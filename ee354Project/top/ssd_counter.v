==> flow/design.v <==
`timescale 1ns / 1ps
module ssd_counter 
(
    input wire clk,
    input wire [15:0] displayNumberLow,
    input wire [15:0] displayNumberHigh,
    output reg [7:0] anode,
    output reg [6:0] ssdOut
);
    reg [20:0] refresh;
    reg [3:0] active_digit;
    wire [2:0] scan_idx = refresh[20:18];
    reg [3:0] digit_low3;
    reg [3:0] digit_low2;
    reg [3:0] digit_low1;
    reg [3:0] digit_low0;
    reg [3:0] digit_high3;
    reg [3:0] digit_high2;
    reg [3:0] digit_high1;
    reg [3:0] digit_high0;
    reg [19:0] low_bcd;
    reg [19:0] high_bcd;
    function [19:0] bin16_to_bcd;
        input [15:0] value;
        integer idx;
        reg [35:0] shift_reg;
        begin
            shift_reg = 36'd0;
            shift_reg[15:0] = value;
            for (idx = 0; idx < 16; idx = idx+ 1) begin
                if (shift_reg[19:16] >= 5) shift_reg[19:16] = shift_reg[19:16]+ 3;
                if (shift_reg[23:20] >=5) shift_reg[23 :20] = shift_reg[23:20] +3;
                if (shift_reg[27:24] >=5) shift_reg[27:24] = shift_reg[27:24] + 3;
                if (shift_reg[31:28] >= 5) shift_reg[31:28] = shift_reg[31:28] + 3;
                shift_reg = shift_reg << 1;
            end
            bin16_to_bcd = shift_reg[35:16];
        end
    endfunction
    always @(posedge clk) 
    begin
        refresh <= refresh + 21'd1;
    end
    always @(posedge clk) 
    begin
        low_bcd <= bin16_to_bcd( displayNumberLow);
        high_bcd <= bin16_to_bcd(displayNumberHigh);
        digit_low3 <= low_bcd[15:12];
        digit_low2 <= low_bcd[11:8];
        digit_low1 <= low_bcd[7:4];
        digit_low0 <= low_bcd[3:0];
        digit_high3 <= high_bcd[15:12];
        digit_high2 <=high_bcd[11:8];
        digit_high1 <=high_bcd[7:4];
        digit_high0 <= high_bcd[3:0];
    end
    always @(posedge clk) begin
        case (scan_idx)
            3'd0: 
            begin
                anode <= 8'b0111_1111;
                active_digit <= digit_high3;
            end
            3'd1: 
            begin
                anode <= 8'b1011_1111;
                active_digit <= digit_high2;
            end
            3'd2: 
            begin
                anode <= 8'b1101_1111;
                active_digit <= digit_high1;
            end
            3'd3: 
            begin
                anode <= 8'b1110_1111;
                active_digit <= digit_high0;
            end
            3'd4: 
            begin
                anode <= 8'b1111_0111;
                active_digit <= digit_low3;
            end
            3'd5: 
            begin
                anode <= 8'b1111_1011;
                active_digit <=digit_low2;
            end
            3'd6: 
            begin
                anode <= 8'b1111_1101;
                active_digit <= digit_low1;
            end
            default: 
            begin
                anode <= 8'b1111_1110;
                active_digit <= digit_low0;
            end
        endcase
    end
    always @(posedge clk) 
    begin
        case (active_digit)
            4'b0000: ssdOut <= 7'b0000001;
            4'b0001: ssdOut <= 7'b1001111;
            4'b0010: ssdOut <= 7'b0010010;
            4'b0011: ssdOut <= 7'b0000110;
            4'b0100: ssdOut <= 7'b1001100;
            4'b0101: ssdOut <= 7'b0100100;
            4'b0110: ssdOut <= 7'b0100000;
            4'b0111: ssdOut <= 7'b0001111;
            4'b1000: ssdOut <= 7'b0000000;
            4'b1001: ssdOut <= 7'b0000100;
            default: ssdOut <= 7'b0000001;
        endcase
    end
endmodule
**Step by step through the tools: ssd_counter**

Tool output for the design above, in the order of the flow.
Line numbers count from 1 in the design file above.
Cell names lack the library's common part.
Not given: -

- Top: ssd_counter
- Clock input: clk
- Standard-cell library: sky130hd
- Library corner: tt_025C_1v80

**After elaboration**

Counts by Yosys on the flattened word-level netlist (proc, flatten, opt, wreduce; memories kept). Register bits leave out memories and registers merged into their read ports (data or address); mux counts leave out enables and synchronous resets folded into registers. Print and check cells are left out.
Yosys's memory passes give these memory sizes; they may raise the number of words (mostly to a power of two), join words into wider ones and drop unused or constant bits.

- Elaborated cells: 348
- Memories kept: 1
- Register bits: 97
- Word width x clocked read ports: 7
- Memory bits (read-only): 112

- Order comparisons: 108
- Muxes and demuxes: 110
- Reductions and logical operators: 1
- Equal/unequal tests: 6
- Add/subtract/negate cells: 109

Memories:

| name | words | bits a word | read ports | wr ports | RTL line | RTL |
|---|---|---|---|---|---|---|
| (no name shown) | 16 | 7 | 1 | 0 | 103 | `case (active_digit)` |

Operator list:

| kind | count |
|---|---|
| 4-bit by 3-bit greater-or-equal comparator with 1-bit output (second input constant) | 100 |
| 4-bit by 2-bit adder with 4-bit output (second input constant) | 78 |
| 4-bit two-way mux | 78 |
| 3-bit two-way mux | 30 |
| 3-bit by 2-bit adder with 3-bit output (second input constant) | 22 |
| 8-bit case mux with 7-bit select | 1 |
| 4-bit case mux with 7-bit select | 1 |
| 21-bit by 1-bit adder with 21-bit output (second input constant) | 1 |
| 1-bit by 2-bit adder with 3-bit output (both inputs constant) | 6 |
| 1-bit by 3-bit greater-or-equal comparator with 1-bit output (both inputs constant) | 6 |
| 3-bit == test (second input constant) | 3 |
| 1-bit by 2-bit adder with 3-bit output (second input constant) | 2 |
| 1-bit by 3-bit greater-or-equal comparator with 1-bit output (second input constant) | 2 |
| 3-bit by 2-bit == test with 1-bit output (second input constant) | 2 |
| 3-bit by 1-bit == test with 1-bit output (second input constant) | 1 |
| 3-bit zero test | 1 |

**Logic depth**

Depth = most cells in a row (Yosys ltp): at word level without a register or memory, in the mapped netlist without a sequential cell, where the memories' decode and read muxes count.

- Word-level depth: 30
- ABC_AREA: 1
- Mapped depth: 84
- Mapped depth without buffers: 84

**Mapped cells and area**

Yosys stat after the flow's synthesis: flattened, memories mapped to cells. It holds for the ABC_AREA given above (unset counts as 0); a run with the other value may have another netlist.
Totals and module areas in this step are rounded.

Cells by type:

| type | count | area in all (sq um) |
|---|---|---|
| dfxtp_1 | 104 | 2.08E+03 |
| nand2_1 | 467 | 1.75E+03 |
| inv_1 | 254 | 953.414 |
| ha_1 | 70 | 875.84 |
| nand3_1 | 151 | 755.725 |
| nand2_2 | 114 | 713.184 |
| xor2_1 | 42 | 367.853 |
| nand3_2 | 35 | 350.336 |
| nand4_1 | 54 | 337.824 |
| nand2_4 | 18 | 202.694 |
| nor2_1 | 41 | 153.898 |
| o21ai_0 | 28 | 140.134 |
| o21ai_2 | 12 | 105.101 |
| a21oi_1 | 20 | 100.096 |
| nand3b_1 | 11 | 82.579 |
| o21ai_1 | 16 | 80.077 |
| inv_2 | 19 | 71.318 |
| xor2_2 | 4 | 65.062 |

Other cell types: 30; their cells: 62.

- Synthesis area: 9700 sq um
- Mapped flip-flops: 104
- Buffers: 1
- Cell count: 1522

**Timing after synthesis**

Path of least setup slack by OpenSTA after synthesis, without wires, with an ideal clock, recovery checks aside; 20% of the period is set as input and as output delay. Where synthesis merged equal registers, the netlist keeps one of their names.

- Path type: input to register
- From: input displayNumberLow[14]
- To: register low_bcd[13]
- Setup slack: 14390 ps
- Period: 28500 ps
- External input delay: 5700 ps
- Stages: 72
- Setup time: 124 ps
- Data required time: 28376 ps
- Delay of the path: 8410 ps
- Arrival: 13986 ps
- Period reached after synthesis: 14110 ps

"delay of the path" is the arrival time less input delay plus setup time.
"stages" counts driving pins, that of a launching flip-flop among them; a cell with two outputs on the path counts twice.
"period reached after synthesis" is the clock period less the worst setup slack; recovery checks do not enter. This is arithmetic on one report: input and output delays are still those of the set period (20% each).
The rows between start and end are the longest chain of elaborated cells between them; the timing report does not say that the signal goes this way. Where chains are equally long, one stands for them.
Each line given opens the expression or statement behind the cell; cells for indexed reads and writes are added by Yosys, which also makes memories of some case tables.

- Cell sequence: inv_1 -> ha_1 -> inv_1 -> ha_1 -> inv_2 -> nand2_2 -> nand2_1 -> nand2_2 -> ha_1 -> nand2_1 -> nand3_2 -> nand2_2 -> nand2_1 -> nand2_1 -> ha_1 -> inv_1 -> or2_2 -> nand3_4 -> [36 not listed] -> ha_1 -> a21oi_1 -> inv_1 -> xor2_1 -> ha_1 -> o21ai_2 -> nand2_1 -> xor2_1 -> ha_1 -> inv_1 -> o211ai_1 -> nand2_1 -> xor2_1 -> ha_1 -> inv_1 -> nor2_1 -> o21ai_2 -> xor2_1
- Length of the longest elaborated chain: 28

Ends and longest elaborated chain, post-synthesis:

| element | RTL line | RTL |
|---|---|---|
| start: declaration | 5 | `input wire [15:0] displayNumberLow,` |
| 4-bit by 2-bit adder with 4-bit output | 31 | `if (shift_reg[19:16] >= 5) shift_reg[19:16] = shift_reg[19:16]+ 3;` |
| 4-bit two-way mux | 31 |  |
| 4-bit by 3-bit greater-or-equal comparator with 1-bit output | 31 |  |
| 4-bit two-way mux | 31 |  |
| 4-bit by 3-bit greater-or-equal comparator with 1-bit output | 31 |  |
| 4-bit two-way mux | 31 |  |
| 4-bit by 3-bit greater-or-equal comparator with 1-bit output | 31 |  |
| [14 not listed] | - |  |
| 4-bit two-way mux | 31 |  |
| 4-bit by 2-bit adder with 4-bit output | 32 | `if (shift_reg[23:20] >=5) shift_reg[23 :20] = shift_reg[23:20] +3;` |
| 4-bit two-way mux | 32 |  |
| 4-bit by 2-bit adder with 4-bit output | 33 | `if (shift_reg[27:24] >=5) shift_reg[27:24] = shift_reg[27:24] + 3;` |
| 4-bit two-way mux | 33 |  |
| 3-bit by 2-bit adder with 3-bit output | 34 | `if (shift_reg[31:28] >= 5) shift_reg[31:28] = shift_reg[31:28] + 3;` |
| 3-bit two-way mux | 34 |  |
| end: assignment | 46 | `low_bcd <= bin16_to_bcd( displayNumberLow);` |

**Worst path after layout**

From the final timing report of entry A: the path of least setup slack in the routed layout; clock arrival at registers is part of the times.
The report prints the path's times to 10 ps; the period is as set.

- Path type: input to register
- From: input displayNumberHigh[15]
- To: register high_bcd[14]
- Data required time: 10670 ps
- Stages: 73
- Arrival: 11580 ps
- Period: 10400 ps
- Setup time: 110 ps
- Setup slack: -900 ps
- External input delay: 2080 ps

The rows between start and end are the longest chain of elaborated cells between them; the timing report does not say that the signal goes this way. Where chains are equally long, one stands for them.

- Cell sequence: dlygate4sd2_1 -> ha_4 -> inv_4 -> nand2_4 -> nand2_4 -> nand2_4 -> ha_4 -> inv_2 -> or2_1 -> nand3_2 -> nand2_2 -> nand2_4 -> nand2_4 -> inv_4 -> ha_4 -> inv_2 -> nor2_2 -> inv_2 -> [37 not listed] -> a21oi_4 -> inv_4 -> o21ai_0 -> buf_4 -> o21ai_4 -> nand2_4 -> xor2_4 -> ha_2 -> inv_2 -> o211ai_1 -> nand2_2 -> xor2_4 -> ha_4 -> inv_4 -> nor2_4 -> o21ai_4 -> nand2_1 -> o21ai_2
- Length of the longest elaborated chain: 30

Ends and longest elaborated chain, after layout:

| element | RTL line | RTL |
|---|---|---|
| start: declaration | 6 | `input wire [15:0] displayNumberHigh,` |
| 1-bit by 2-bit adder with 3-bit output | 31 | `if (shift_reg[19:16] >= 5) shift_reg[19:16] = shift_reg[19:16]+ 3;` |
| 3-bit two-way mux | 31 |  |
| 4-bit by 3-bit greater-or-equal comparator with 1-bit output | 31 |  |
| 4-bit two-way mux | 31 |  |
| 4-bit by 3-bit greater-or-equal comparator with 1-bit output | 31 |  |
| 4-bit two-way mux | 31 |  |
| 4-bit by 3-bit greater-or-equal comparator with 1-bit output | 31 |  |
| [16 not listed] | - |  |
| 4-bit two-way mux | 31 |  |
| 4-bit by 2-bit adder with 4-bit output | 32 | `if (shift_reg[23:20] >=5) shift_reg[23 :20] = shift_reg[23:20] +3;` |
| 4-bit two-way mux | 32 |  |
| 4-bit by 2-bit adder with 4-bit output | 33 | `if (shift_reg[27:24] >=5) shift_reg[27:24] = shift_reg[27:24] + 3;` |
| 4-bit two-way mux | 33 |  |
| 3-bit by 2-bit adder with 3-bit output | 34 | `if (shift_reg[31:28] >= 5) shift_reg[31:28] = shift_reg[31:28] + 3;` |
| 3-bit two-way mux | 34 |  |
| end: assignment | 47 | `high_bcd <= bin16_to_bcd(displayNumberHigh);` |

Subject: flow runs of ssd_counter

Hi,

ssd_counter through Yosys and OpenROAD on sky130hd: 2 stored runs, unordered, with their settings and measured results. The constraints put input and output delay at 20% of the set period each and load the outputs with 0.01 pF.
The results are shown rounded.
Among the settings, - means not set for that run.

| name | entry A | entry B |
|---|---|---|
| period_ns | 10.4 | 15.1 |
| CORE_UTILIZATION | 28 | 40 |
| SETUP_SLACK_MARGIN | 1.56 | - |
| PLACE_DENSITY_LB_ADDON | 0.24 | - |
| CORE_MARGIN | 4 | 3 |
| CELL_PAD_IN_SITES_DETAIL_PLACEMENT | 2 | - |
| ABC_AREA | 1 | - |
| GPL_TIMING_DRIVEN | 1 | 0 |
| CAP_MARGIN | 20 | 20 |
| SLEW_MARGIN | 20 | 40 |
| PLACE_DENSITY | - | 0.56 |
| CORE_ASPECT_RATIO | - | 1.25 |
| CELL_PAD_IN_SITES_GLOBAL_PLACEMENT | - | 2 |
| GPL_ROUTABILITY_DRIVEN | - | 1 |
| MAX_ROUTING_LAYER | - | met5 |
| worst setup slack after layout (ps) | -900 | 750 |
| utilization of the finished layout | 0.48 | 0.48 |
| worst hold slack (ps) | 330 | 320 |
| chip area after synthesis (Yosys) (sq um) | 9700 | 13000 |
| area inside the die boundary (sq um) | 38000 | 34000 |
| summed negative setup slack (ps) | -7300 | 0 |
| standard-cell area after layout (sq um) | 16000 | 15000 |

Regards
