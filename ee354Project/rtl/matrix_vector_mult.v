==> flow/design.v <==
`timescale 1ns / 1ps
module matrix_vector_mult #(
    parameter integer OUT_WIDTH = 12
) (  
    input  wire clk,
    input  wire reset,
    input  wire  start,
    input  wire [16*4-1:0] A, 
    input  wire [4*4-1:0] V, 
    output reg  [4*OUT_WIDTH-1:0] Y,  
    output reg done
);
    localparam integer PARTIAL_WIDTH = (OUT_WIDTH >= 10) ? OUT_WIDTH + 2 : 12;
    localparam [OUT_WIDTH-1:0] OUT_MAX = {OUT_WIDTH{1'b1}};  
    localparam [PARTIAL_WIDTH-1:0] OUT_MAX_EXT = {{(PARTIAL_WIDTH-OUT_WIDTH){1'b0}}, OUT_MAX};
    reg [1:0] row;
    reg [1:0] row_next;
    reg [1:0] col;
    reg [1:0] col_next;
    reg [PARTIAL_WIDTH-1:0] accum;
    reg [PARTIAL_WIDTH-1:0] accum_next;
    reg [4*OUT_WIDTH-1:0] y;
    reg [4*OUT_WIDTH-1:0] y_next;
    reg busy;
    reg busy_next;
    reg done_next;
    wire [3:0] matrix [0:3][0:3];
    assign matrix[0][0] = A[3:0];
    assign matrix[0][1] = A[7:4];
    assign matrix[0][2] = A[11:8];
    assign matrix[0][3] = A[15:12];
    assign matrix[1][0] = A[19:16];
    assign matrix[1][1] = A[23:20];
    assign matrix[1][2] = A[27:24];
    assign matrix[1][3] = A[31:28];
    assign matrix[2][0] = A[35:32];
    assign matrix[2][1] = A[39:36];
    assign matrix[2][2] = A[43:40];
    assign matrix[2][3] = A[47:44];
    assign matrix[3][0] = A[51:48];
    assign matrix[3][1] = A[55:52];
    assign matrix[3][2] = A[59:56];
    assign matrix[3][3] = A[63:60];
    wire [3:0] vec [0:3];
    assign vec[0] = V[3:0];
    assign vec[1] = V[7:4];
    assign vec[2] = V[11:8];
    assign vec[3] = V[15:12];
    wire [7:0] prod = matrix[row][col] *vec[col];
    wire last_col = ((col == 2'd3 ));
    wire last_row = (row ==2'd3 );
    wire [PARTIAL_WIDTH-1:0] sum = accum +prod;
    wire [OUT_WIDTH-1:0] result = (sum > OUT_MAX_EXT) ? OUT_MAX : sum[OUT_WIDTH-1:0];
    always @(*) 
        begin
        row_next = row;
        col_next = col;
        accum_next = accum;
        y_next = y;
        busy_next = busy;
        done_next = 1'b0;
        if (start && !busy) 
            begin
            row_next = 2'd0;
            col_next = 2'd0;
            accum_next = {PARTIAL_WIDTH{1'b0}};
            y_next = {4*OUT_WIDTH{1'b0}};
            busy_next = 1'b1;
            end 
        else if (busy) 
            begin
            if (last_col) 
                begin
                y_next[row * OUT_WIDTH +: OUT_WIDTH] = result;  
                accum_next = {PARTIAL_WIDTH{1'b0}};
                col_next = 2'd0;
                if (last_row) 
                    begin
                    busy_next = 1'b0;
                    done_next = 1'b1;
                    row_next = 2'd0;
                    end 
                else 
                    begin
                    row_next = row + 1'b1;
                    end
                end 
                else 
                    begin
                accum_next =sum;
                col_next = col + 1'b1;
                end
            end
        end
    always @(posedge clk) 
        begin
        if (reset) 
            begin
            row <= 2'd0;
            col <= 2'd0;
            accum <= {PARTIAL_WIDTH{1'b0}};
            y <= {4 * OUT_WIDTH{1'b0}};
            busy <= 1'b0;
            Y <= {4 * OUT_WIDTH{1'b0}};
            done <= 1'b0;
            end 
        else 
            begin 
            row <= row_next;
            col <= col_next;
            accum <= accum_next;
            y <= y_next;
            busy <= busy_next;
            Y <= y_next;
            done <= done_next;
            end
        end
endmodule
# --- From RTL to reports: matrix_vector_mult ---
# Tool output for the design above, in the order of the flow.
# Lines are those of the file above, counted from 1.
setup:
  top: "matrix_vector_mult"
  clock: "clk"
  lib: "sky130hd"
  lib_corner: "tt_025C_1v80"

# --- Word level ---
# Counts by Yosys on the flattened word-level netlist (proc, flatten, opt, wreduce; memories kept). Register bits leave out memories and registers merged into their read ports (data or address); mux counts leave out enables and synchronous resets folded into registers. Print and check cells are left out. Cells with the same type and inputs are merged into one.
classes:
  add_sub_neg: 5
  mul: 2
  div: 0
  n_cmp: 1
  eq_ne: 19
  shifts: 2
  muxes: 11
  bitwise: 5
  reduce_and_logical: 7
ops:
  columns: ["op", "count"]
  rows:
  - ["4-bit case mux with 16-bit select", 1]
  - ["12-bit by 33-bit variable shift with 48-bit output", 1]
  - ["12-bit by 33-bit variable shift with 48-bit output with constant A", 1]
  - ["48-bit AND", 1]
  - ["48-bit bitwise OR", 1]
  - ["48-bit inverter", 1]
  - ["6-bit negator with 33-bit output", 1]
  - ["4-bit == test with constant B", 8]
  - ["4-bit by 4-bit multiplier with 8-bit output", 1]
  - ["4-bit by 3-bit == test with 1-bit output with constant B", 4]
  - ["4-bit case mux with 4-bit select", 1]
  - ["14-bit by 12-bit > comparator with 1-bit output with constant B", 1]
  - ["14-bit by 8-bit adder with 14-bit output", 1]
  - ["14-bit 2-to-1 mux", 1]
  - ["12-bit 2-to-1 mux", 1]
  - ["2-bit by 2-bit multiplier with 4-bit output with constant B", 1]
  - ["4-bit by 2-bit == test with 1-bit output with constant B", 2]
  - ["2-bit == test with constant B", 3]
  - ["1-bit 2-to-1 mux", 5]
  - ["2-bit by 1-bit adder with 2-bit output with constant B", 2]
  - ["4-bit by 1-bit == test with 1-bit output with constant B", 1]
  - ["4-bit by 2-bit adder with 4-bit output", 1]
  - ["4-bit zero test", 1]
  - ["4-bit OR reduction", 1]
  - ["2-bit 2-to-1 mux", 2]
  - ["1-bit inverter", 2]
  - ["2-bit by 1-bit == test with 1-bit output with constant B", 1]
  - ["2-bit zero test", 1]
# Other operator kinds: 4; their cells: 4.
bits:
  regBits: 68
  latch_bits: 0
  mem_bits_rw: 0
  rom_bits: 0
  clocked_rd_ports_x_width: 0
  n_memories: 0
  in_bits: 83
  wordCells: 58

# --- Depth ---
# Yosys ltp: most cells in a row. Word level: on the elaborated netlist, between registers, memories and ports. Mapped: between sequential cells and ports; inverters and the memories' decode and read muxes count.
depth:
  word_depth: 9
  abc_area: 0
  depth_mapped: 28
  mapped_depth_nobuf: 22

# --- Netlist ---
# The flow's flattened synthesis, as Yosys stat reports it; memories are mapped. The netlist is that of the ABC_AREA named above (0 if unset); the other value can give another one.
by_type:
  columns: ["type", "count", "type_area_um2"]
  rows:
  - ["sky130_fd_sc_hd__dfxtp_1", 68, 1.36E+03]
  - ["sky130_fd_sc_hd__ha_1", 31, 387.872]
  - ["sky130_fd_sc_hd__a22oi_1", 33, 247.738]
  - ["sky130_fd_sc_hd__nor2_1", 63, 236.477]
  - ["sky130_fd_sc_hd__a222oi_1", 18, 180.173]
  - ["sky130_fd_sc_hd__fa_1", 9, 180.173]
  - ["sky130_fd_sc_hd__o21ai_0", 34, 170.163]
  - ["sky130_fd_sc_hd__nand2_1", 45, 168.912]
  - ["sky130_fd_sc_hd__inv_1", 43, 161.405]
  - ["sky130_fd_sc_hd__a21oi_1", 32, 160.154]
  - ["sky130_fd_sc_hd__a22o_1", 18, 157.651]
  - ["sky130_fd_sc_hd__clkbuf_1", 23, 86.333]
  - ["sky130_fd_sc_hd__a32o_1", 6, 60.058]
  - ["sky130_fd_sc_hd__nand3_1", 12, 60.058]
  - ["sky130_fd_sc_hd__nor2b_1", 9, 56.304]
  - ["sky130_fd_sc_hd__a21o_1", 7, 52.55]
  - ["sky130_fd_sc_hd__a211oi_1", 6, 45.043]
  - ["sky130_fd_sc_hd__o211ai_1", 6, 45.043]
# Not listed: further types 38, cells in them 88.
synth_totals:
  cell_count: 551
  synth_area_mm2: 0.0044705
  ffs: 68
  buf_cells: 32

# --- Worst setup path after synthesis ---
# Source: OpenSTA report_checks on the synthesized netlist (no wires, ideal clock, input and output delay 20% of the period each), path of least setup slack; recovery checks are left aside. Register names are those of the netlist, which keeps one name where synthesis merged equal registers.
synth_timing:
  path_type: "reg-to-reg"
  start: "register row[0]"
  end: "register Y[19]"
  clock_period_ns: 7.44
  launch_ns: 0.000
  arrival_time_ns: 5.944
  required_ns: 7.318
  slack_ns: 1.374
  path_delay_ns: 6.066
  path_stages: 24
  path_buffers: 5
  synth_period_reached_ns: 6.066
# "path_delay_ns" = arrival - input delay + setup time.
# "path_stages" counts driving pins, that of a launching flip-flop among them; a cell with two outputs on the path counts twice.
# "synth_period_reached_ns" = period - worst setup slack (recovery checks aside). The figure is calculated, with input and output delays left at 20% of the set period.
# The rows between start and end are the longest chain of elaborated cells between them; the timing report does not say that the signal goes this way. Where chains are equally long, one stands for them.
# Each line given opens the expression or statement behind the cell; cells for indexed reads and writes are added by Yosys, which also makes memories of some case tables.
synth_between:
  path_cell_list: "sky130_fd_sc_hd__dfxtp_1 sky130_fd_sc_hd__buf_2 sky130_fd_sc_hd__inv_1 sky130_fd_sc_hd__clkbuf_1 sky130_fd_sc_hd__clkbuf_1 sky130_fd_sc_hd__ha_1 sky130_fd_sc_hd__clkbuf_1 sky130_fd_sc_hd__clkbuf_1 sky130_fd_sc_hd__a22oi_1 sky130_fd_sc_hd__nand3_1 sky130_fd_sc_hd__o21ai_0 sky130_fd_sc_hd__or2_2 sky130_fd_sc_hd__fa_1 sky130_fd_sc_hd__fa_1 sky130_fd_sc_hd__fa_1 sky130_fd_sc_hd__inv_1 sky130_fd_sc_hd__ha_1 sky130_fd_sc_hd__nand2b_1 sky130_fd_sc_hd__a21oi_1 sky130_fd_sc_hd__o21a_1 sky130_fd_sc_hd__or3_1 sky130_fd_sc_hd__and2_4 sky130_fd_sc_hd__a211o_1 sky130_fd_sc_hd__a221o_1"
  elab_chain_len: 9
  cone_cells: 29
  cone_lines: 4
synth_rtl:
  columns: ["item", "line_no", "text"]
  rows:
  - ["start: declaration", 16, "reg [1:0] row;"]
  - ["start: assignment", 99, "row <= 2'd0;"]
  - ["start: assignment", 109, "row <= row_next;"]
  - ["4-bit by 2-bit adder with 4-bit output", 49, "wire [7:0] prod = matrix[row][col] *vec[col];"]
  - ["4-bit == test", 49, null]
  - ["4-bit case mux with 16-bit select", 49, null]
  - ["4-bit by 4-bit multiplier with 8-bit output", 49, null]
  - ["14-bit by 8-bit adder with 14-bit output", 52, "wire [PARTIAL_WIDTH-1:0] sum = accum +prod;"]
  - ["14-bit by 12-bit > comparator with 1-bit output", 53, "wire [OUT_WIDTH-1:0] result = (sum > OUT_MAX_EXT) ? OUT_MAX : sum[OUT_WIDTH-1:0];"]
  - ["12-bit 2-to-1 mux", 53, null]
  - ["12-bit by 33-bit variable shift with 48-bit output", 74, "y_next[row * OUT_WIDTH +: OUT_WIDTH] = result;"]
  - ["48-bit bitwise OR", 74, null]
  - ["end: assignment", 104, "Y <= {4 * OUT_WIDTH{1'b0}};"]
  - ["end: assignment", 114, "Y <= y_next;"]
  - ["end: declaration", 10, "output reg  [4*OUT_WIDTH-1:0] Y,"]

# --- Timing after layout ---
# From the final timing report of record 1: the path of least setup slack in the routed layout; clock arrival at registers is part of the times.
layout_timing:
  path_type: "input-to-reg"
  start: "input port A[57]"
  end: "register Y[11]"
  clock_period_ns: 6.35
  input_delay_ns: 1.27
  launch_ns: 1.27
  arrival_time_ns: 6.44
  required_ns: 6.56
  slack_ns: 0.12
  path_stages: 20
  path_buffers: 2
# The rows between start and end are the longest chain of elaborated cells between them; the timing report does not say that the signal goes this way. Where chains are equally long, one stands for them.
layout_between:
  path_cell_list: "sky130_fd_sc_hd__clkdlybuf4s50_1 sky130_fd_sc_hd__a222oi_1 sky130_fd_sc_hd__inv_1 sky130_fd_sc_hd__a222oi_1 sky130_fd_sc_hd__nand3_1 sky130_fd_sc_hd__o21ai_2 sky130_fd_sc_hd__or2_2 sky130_fd_sc_hd__fa_1 sky130_fd_sc_hd__fa_1 sky130_fd_sc_hd__fa_1 sky130_fd_sc_hd__inv_1 sky130_fd_sc_hd__ha_1 sky130_fd_sc_hd__o211ai_1 sky130_fd_sc_hd__o21ai_2 sky130_fd_sc_hd__a41o_4 sky130_fd_sc_hd__a41oi_4 sky130_fd_sc_hd__buf_4 sky130_fd_sc_hd__a21o_1 sky130_fd_sc_hd__a222oi_1 sky130_fd_sc_hd__nor2_1"
  elab_chain_len: 7
  cone_cells: 7
  cone_lines: 4
layout_rtl:
  columns: ["item", "line_no", "text"]
  rows:
  - ["start: declaration", 8, "input  wire [16*4-1:0] A,"]
  - ["4-bit case mux with 16-bit select", 49, "wire [7:0] prod = matrix[row][col] *vec[col];"]
  - ["4-bit by 4-bit multiplier with 8-bit output", 49, null]
  - ["14-bit by 8-bit adder with 14-bit output", 52, "wire [PARTIAL_WIDTH-1:0] sum = accum +prod;"]
  - ["14-bit by 12-bit > comparator with 1-bit output", 53, "wire [OUT_WIDTH-1:0] result = (sum > OUT_MAX_EXT) ? OUT_MAX : sum[OUT_WIDTH-1:0];"]
  - ["12-bit 2-to-1 mux", 53, null]
  - ["12-bit by 33-bit variable shift with 48-bit output", 74, "y_next[row * OUT_WIDTH +: OUT_WIDTH] = result;"]
  - ["48-bit bitwise OR", 74, null]
  - ["end: assignment", 104, "Y <= {4 * OUT_WIDTH{1'b0}};"]
  - ["end: assignment", 114, "Y <= y_next;"]
  - ["end: declaration", 10, "output reg  [4*OUT_WIDTH-1:0] Y,"]

Wiki page: matrix_vector_mult / flow data

Design matrix_vector_mult on sky130hd. What follows are 2 stored runs of the flow, each under its own settings; their order means nothing. The constraints put input and output delay at 20% of the set period each and load the outputs with 0.01 pF.
By "achievedPeriod_ns" is meant the clock period of the run minus its worst setup slack. This is arithmetic on one report: input and output delays are still those of the set period (20% each).
"final_power_w" is the tool's figure for a default switching activity; nothing was simulated.

--- record 1 ---
==> flow/run.sh <==
#!/bin/bash
# the make line also repeats the synthesis and layout settings of config.mk as NAME=value (left out here)
make -C /OpenROAD-flow-scripts/flow DESIGN_CONFIG=/design/flow/config.mk WORK_HOME=/design/flow/orfs CLKGATE_MAP_FILE= finish
==> flow/config.mk <==
export PLATFORM = sky130hd
export DESIGN_NAME = matrix_vector_mult
export DESIGN_NICKNAME = matrix_vector_mult
export VERILOG_FILES = /design/flow/design.v
export SDC_FILE = /design/flow/constraint.sdc
export NUM_CORES = 4
export LEC_CHECK = 0
export CAP_MARGIN = 25
export CELL_PAD_IN_SITES_GLOBAL_PLACEMENT = 1
export CORE_ASPECT_RATIO = 0.69
export CORE_MARGIN = 9
export CORE_UTILIZATION = 44
export GPL_ROUTABILITY_DRIVEN = 0
export GPL_TIMING_DRIVEN = 1
export MAX_ROUTING_LAYER = met4
export MIN_ROUTING_LAYER = met1
export PLACE_DENSITY_LB_ADDON = 0.18
export SETUP_SLACK_MARGIN = -0.06
export SLEW_MARGIN = 20
==> flow/constraint.sdc <==
create_clock -name core_clock -period 6.35 [get_ports {clk}]
set_input_delay 1.2700 -clock core_clock [delete_from_list [all_inputs] [get_ports {clk}]]
set_output_delay 1.2700 -clock core_clock [all_outputs]
set_load 0.01 [all_outputs]

==> results, as YAML <==
results:
  final_die_area_mm2: 0.0141756
  setup_ws_ns: 0.120
  final_power_w: 0.001527
  finish.utilization_pct: 66.3
  tns_ns: 0.000
  yosys_chip_area_mm2: 0.0044705
  achievedPeriod_ns: 6.230

--- record 2 ---
==> flow/run.sh <==
#!/bin/bash
# the make line also repeats the synthesis and layout settings of config.mk as NAME=value (left out here)
make -C /OpenROAD-flow-scripts/flow DESIGN_CONFIG=/design/flow/config.mk WORK_HOME=/design/flow/orfs CLKGATE_MAP_FILE= finish
==> flow/config.mk <==
export PLATFORM = sky130hd
export DESIGN_NAME = matrix_vector_mult
export DESIGN_NICKNAME = matrix_vector_mult
export VERILOG_FILES = /design/flow/design.v
export SDC_FILE = /design/flow/constraint.sdc
export NUM_CORES = 4
export LEC_CHECK = 0
export CAP_MARGIN = 20
export CORE_MARGIN = 2
export CORE_UTILIZATION = 40
export SLEW_MARGIN = 20
==> flow/constraint.sdc <==
create_clock -name core_clock -period 11.6 [get_ports {clk}]
set_input_delay 2.3200 -clock core_clock [delete_from_list [all_inputs] [get_ports {clk}]]
set_output_delay 2.3200 -clock core_clock [all_outputs]
set_load 0.01 [all_outputs]

==> results, as YAML <==
results:
  finish.utilization_pct: 55.2
  achievedPeriod_ns: 7.760
  setup_ws_ns: 3.840
  final_power_w: 0.0006776
  yosys_chip_area_mm2: 0.0044705
  final_die_area_mm2: 0.0120385
  tns_ns: 0.000
