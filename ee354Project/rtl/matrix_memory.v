==> flow/design.v <==
`timescale 1ns / 1ps
module matrix_memory #(
    parameter integer WIDTH = 16
) 
(
    input  wire clk,
    input  wire reset,
    input  wire we,
    input  wire [1:0]  row,
    input  wire [1:0]  col,
    input  wire signed [WIDTH-1:0] din,
    output wire signed [WIDTH-1:0] a00,
    output wire signed [WIDTH-1:0] a01,
    output wire signed [WIDTH-1:0] a02,
    output wire signed [WIDTH-1:0] a03,
    output wire signed [WIDTH-1:0] a10,
    output wire signed [WIDTH-1:0] a11,
    output wire signed [WIDTH-1:0] a12,
    output wire signed [WIDTH-1:0] a13,
    output wire signed [WIDTH-1:0] a20,
    output wire signed [WIDTH-1:0] a21,
    output wire signed [WIDTH-1:0] a22,
    output wire signed [WIDTH-1:0] a23,
    output wire signed [WIDTH-1:0] a30,
    output wire signed [WIDTH-1:0] a31,
    output wire signed [WIDTH-1:0] a32,
    output wire signed [WIDTH-1:0] a33
);
    reg signed [WIDTH-1:0] mem [0:3][0:3];
    function automatic signed [WIDTH-1: 0] cast_val;
        input integer val;
        begin
            cast_val = val;
        end
    endfunction
    integer i;
    integer j;
    always @(posedge clk) 
        begin
            if (reset) 
                begin
                for (i = 0; i < 4; i = i + 1) 
                    begin
                    for (j = 0; j < 4; j = j + 1)
                        begin
                        mem[i][j] <= ((i == j)) ? cast_val(4) : cast_val(1);  
                        end
                    end
                end 
            else if (we) 
                begin
                    mem[row][col] <= din;
                end
        end
    assign a00 =mem[0][0];
    assign a01 = mem[0][1];
    assign a02 = mem[0][2];
    assign a03 =mem[0][3];
    assign a10 = mem[1][0];
    assign a11 = mem[1][1];
    assign a12 = mem[1][2];
    assign a13 = mem[1][3];
    assign a20 = mem[2][0];
    assign a21 = mem[2][1];
    assign a22 = mem[2][2];
    assign a23 = mem[2][3];
    assign a30 = mem[3][0];
    assign a31 = mem[3][1];
    assign a32 = mem[3][2];
    assign a33 = mem[3][3];
endmodule
# == From RTL to reports: matrix_memory ==
# Tool output for the design above, in the order of the flow.
# Lines are those of the file above, counted from 1.
# Operators carry their Yosys type and port widths (W data, S select, Z words).
# Not given: -
# setup
top_module,matrix_memory
clock,clk
lib,sky130hd
pvt_corner,tt_025C_1v80

# == Word-level counts ==
# Source: Yosys, flattened and elaborated, memories not mapped. Widths are those after wreduce; folded enables and synchronous resets count as part of the registers. Registers that Yosys merges into a memory's read port (data or address) are not register bits. Print and check cells do not count. Equal cells are merged and count once.
# Memory sizes are those after Yosys's memory passes, which may raise the word count (mostly to a power of two), join words into wider ones and drop unused or constant bits.
# word_totals
elab_cells,9
memories,1
ramBits,256
in_bits,23
regBits,0
# classes
mux,7
n_addsub,1
# memory_table
memory,size,width,line,source
mem,16,16,29,reg signed [WIDTH-1:0] mem [0:3][0:3];
# op_table
cell,count
$mux W16,2
$mux W4,2
$add A4 B2 Y4,1
$mux W1,3

# == Logic depth ==
# Longest topological path by Yosys (ltp), each cell counted once; first at word level (registers and memories cut), then after technology mapping (sequential cells cut; the memories' decode and read muxes count).
# logic_depth
ltp_word,3
ABC_AREA,0
ltp_mapped,5
mapped_depth_nobuf,2

# == Synthesis result ==
# Source: synth_stat.txt of the flow (Yosys; design flattened, memories mapped). It holds for the ABC_AREA given above (unset counts as 0); a run with the other value may have another netlist.
# synth_totals
ffs,256
yosys_area_um2,9594.2
seqArea_um2,7687.4
stdcells,627
# types
type,count
sky130_fd_sc_hd__edfxtp_1,256
sky130_fd_sc_hd__nor3_1,240
sky130_fd_sc_hd__clkbuf_1,40
sky130_fd_sc_hd__o21bai_1,16
sky130_fd_sc_hd__or3_1,16
sky130_fd_sc_hd__buf_2,19
sky130_fd_sc_hd__buf_6,7
sky130_fd_sc_hd__inv_1,16
sky130_fd_sc_hd__buf_1,9
sky130_fd_sc_hd__nand4bb_1,2
sky130_fd_sc_hd__or4b_4,1
sky130_fd_sc_hd__nand2b_1,2
sky130_fd_sc_hd__nand4b_1,1
sky130_fd_sc_hd__or2_2,1
sky130_fd_sc_hd__nand2_1,1

# == Timing after synthesis ==
# OpenSTA on the mapped netlist: ideal clock, no wires. The path of least setup slack (recovery checks aside). Input and output delay are each 20% of the period. Register names are those of the netlist, which keeps one name where synthesis merged equal registers.
# synth_timing
path_kind,input to register
startpoint,in reset
endpoint,mem mem
t_first_pin_ps,722
t_arrival_ps,2349
stages,4
slack_ps,868
period_ps,3610
path_delay_ps,2019
setup_time_ps,392
input_delay_ps,722
synth_period_reached_ps,2742
# "path_delay_ps" is the arrival time less input delay plus setup time.
# "stages" counts driving pins, that of a launching flip-flop among them; a cell with two outputs on the path counts twice.
# "synth_period_reached_ps" is the clock period less the worst setup slack; recovery checks do not enter. This is arithmetic on one report: input and output delays are still those of the set period (20% each).
# An end named without its bit number is one bit of that signal or, where synthesis recoded a state register, one of its new flip-flops.
# The rows between start and end are the longest chain of elaborated cells between them; the timing report does not say that the signal goes this way. Where chains are equally long, one stands for them.
# Each line given opens the expression or statement behind the cell; cells for indexed reads and writes are added by Yosys, which also makes memories of some case tables.
# Only ways into the end's enable, where the timed path ends, are counted here.
# synth_via
path_cell_list,sky130_fd_sc_hd__or4b_4 -> sky130_fd_sc_hd__buf_6 -> sky130_fd_sc_hd__buf_6 -> sky130_fd_sc_hd__o21bai_1
elab_chain_cells,1
cone_cells,3
cone_classes,mux (3)
# synth_rtl
item,line,source
start: declaration,7,"input  wire reset,"
$mux W4,40,if (reset)
end: declaration,29,reg signed [WIDTH-1:0] mem [0:3][0:3];

# == Path in the finished layout ==
# From the final timing report of run 1: the path of least setup slack in the routed layout; clock arrival at registers is part of the times.
# The report prints the path's times to 10 ps; the period is as set.
# layout_timing
path_kind,input to register
startpoint,in col[0]
endpoint,mem mem
t_first_pin_ps,690
period_ps,3430
slack_ps,570
stages,4
setup_time_ps,320
t_arrival_ps,3090
input_delay_ps,690
# An end named without its bit number is one bit of that signal or, where synthesis recoded a state register, one of its new flip-flops.
# The rows between start and end are the longest chain of elaborated cells between them; the timing report does not say that the signal goes this way. Where chains are equally long, one stands for them.
# layout_via
path_cell_list,sky130_fd_sc_hd__clkdlybuf4s50_1 -> sky130_fd_sc_hd__nand2b_2 -> sky130_fd_sc_hd__buf_4 -> sky130_fd_sc_hd__nor3_1
elab_chain_cells,3
cone_cells,3
cone_classes,add/sub (1); mux (2)
# layout_rtl
item,line,source
start: declaration,10,"input  wire [1:0]  col,"
$add A4 B2 Y4,52,mem[row][col] <= din;
$mux W4,50,else if (we)
$mux W4,40,if (reset)
end: declaration,29,reg signed [WIDTH-1:0] mem [0:3][0:3];

## Implementation results

Settings and measured results of 2 stored flow runs for module matrix_memory (sky130hd), not sorted in any way. The constraints put input and output delay at 20% of the set period each and load the outputs with 0.01 pF.
"timing.achieved_period_ps" means the clock period less the worst setup slack. The figure is calculated, with input and output delays left at 20% of the set period.
By "worstPathTime_ps" is meant the share of the clock period that the worst setup path is allowed (20% is reserved at inputs, 20% at outputs), minus its slack. Clock arrival times at its registers enter into it.
"power_total_mw": no workload was simulated; the value follows from the tool's default switching activity.
"worstPathTime_ps" is known to 10 ps.

Run 1, flow files:
==> flow/run.sh <==
#!/bin/bash
# the make line also repeats the synthesis and layout settings of config.mk as NAME=value (left out here)
make -C /OpenROAD-flow-scripts/flow DESIGN_CONFIG=/design/flow/config.mk WORK_HOME=/design/flow/orfs CLKGATE_MAP_FILE= finish
==> flow/config.mk <==
export PLATFORM = sky130hd
export DESIGN_NAME = matrix_memory
export DESIGN_NICKNAME = matrix_memory
export VERILOG_FILES = /design/flow/design.v
export SDC_FILE = /design/flow/constraint.sdc
export NUM_CORES = 4
export LEC_CHECK = 0
export CAP_MARGIN = 20
export CELL_PAD_IN_SITES_DETAIL_PLACEMENT = 2
export CORE_MARGIN = 2
export CORE_UTILIZATION = 36
export CTS_CLUSTER_DIAMETER = 368
export CTS_CLUSTER_SIZE = 76
export GPL_ROUTABILITY_DRIVEN = 1
export MIN_ROUTING_LAYER = met2
export SETUP_SLACK_MARGIN = 0.35
export SLEW_MARGIN = 20
export TNS_END_PERCENT = 60
==> flow/constraint.sdc <==
create_clock -name core_clock -period 3.43 [get_ports {clk}]
set_input_delay 0.6860 -clock core_clock [delete_from_list [all_inputs] [get_ports {clk}]]
set_output_delay 0.6860 -clock core_clock [all_outputs]
set_load 0.01 [all_outputs]

==> results of run 1, as CSV <==
result,value
synth_area_um2,9594.2
design_die_area_um2,27972.6
cell_area_final_um2,13125.1
final_util_pct,50.2
timing.setup.ws_ps,569
setup_tns_ps,0
hold_ws_ps,1131
power_total_mw,5.882
timing.achieved_period_ps,2861
worstPathTime_ps,2180
worstPathKind,"input to register"

Run 2, flow files:
==> flow/run.sh <==
#!/bin/bash
# the make line also repeats the synthesis and layout settings of config.mk as NAME=value (left out here)
make -C /OpenROAD-flow-scripts/flow DESIGN_CONFIG=/design/flow/config.mk WORK_HOME=/design/flow/orfs CLKGATE_MAP_FILE= finish
==> flow/config.mk <==
export PLATFORM = sky130hd
export DESIGN_NAME = matrix_memory
export DESIGN_NICKNAME = matrix_memory
export VERILOG_FILES = /design/flow/design.v
export SDC_FILE = /design/flow/constraint.sdc
export NUM_CORES = 4
export LEC_CHECK = 0
export ABC_AREA = 1
export CAP_MARGIN = 25
export CELL_PAD_IN_SITES_DETAIL_PLACEMENT = 0
export CELL_PAD_IN_SITES_GLOBAL_PLACEMENT = 3
export CORE_MARGIN = 6
export CORE_UTILIZATION = 71
export CTS_CLUSTER_DIAMETER = 286
export CTS_CLUSTER_SIZE = 78
export GPL_ROUTABILITY_DRIVEN = 1
export GPL_TIMING_DRIVEN = 0
export HOLD_SLACK_MARGIN = 0.24
export MAX_ROUTING_LAYER = met5
export PLACE_DENSITY_LB_ADDON = 0.29
export SLEW_MARGIN = 15
==> flow/constraint.sdc <==
create_clock -name core_clock -period 1.92 [get_ports {clk}]
set_input_delay 0.3840 -clock core_clock [delete_from_list [all_inputs] [get_ports {clk}]]
set_output_delay 0.3840 -clock core_clock [all_outputs]
set_load 0.01 [all_outputs]

Run 2: not finished: placement ended with error FLW-0024
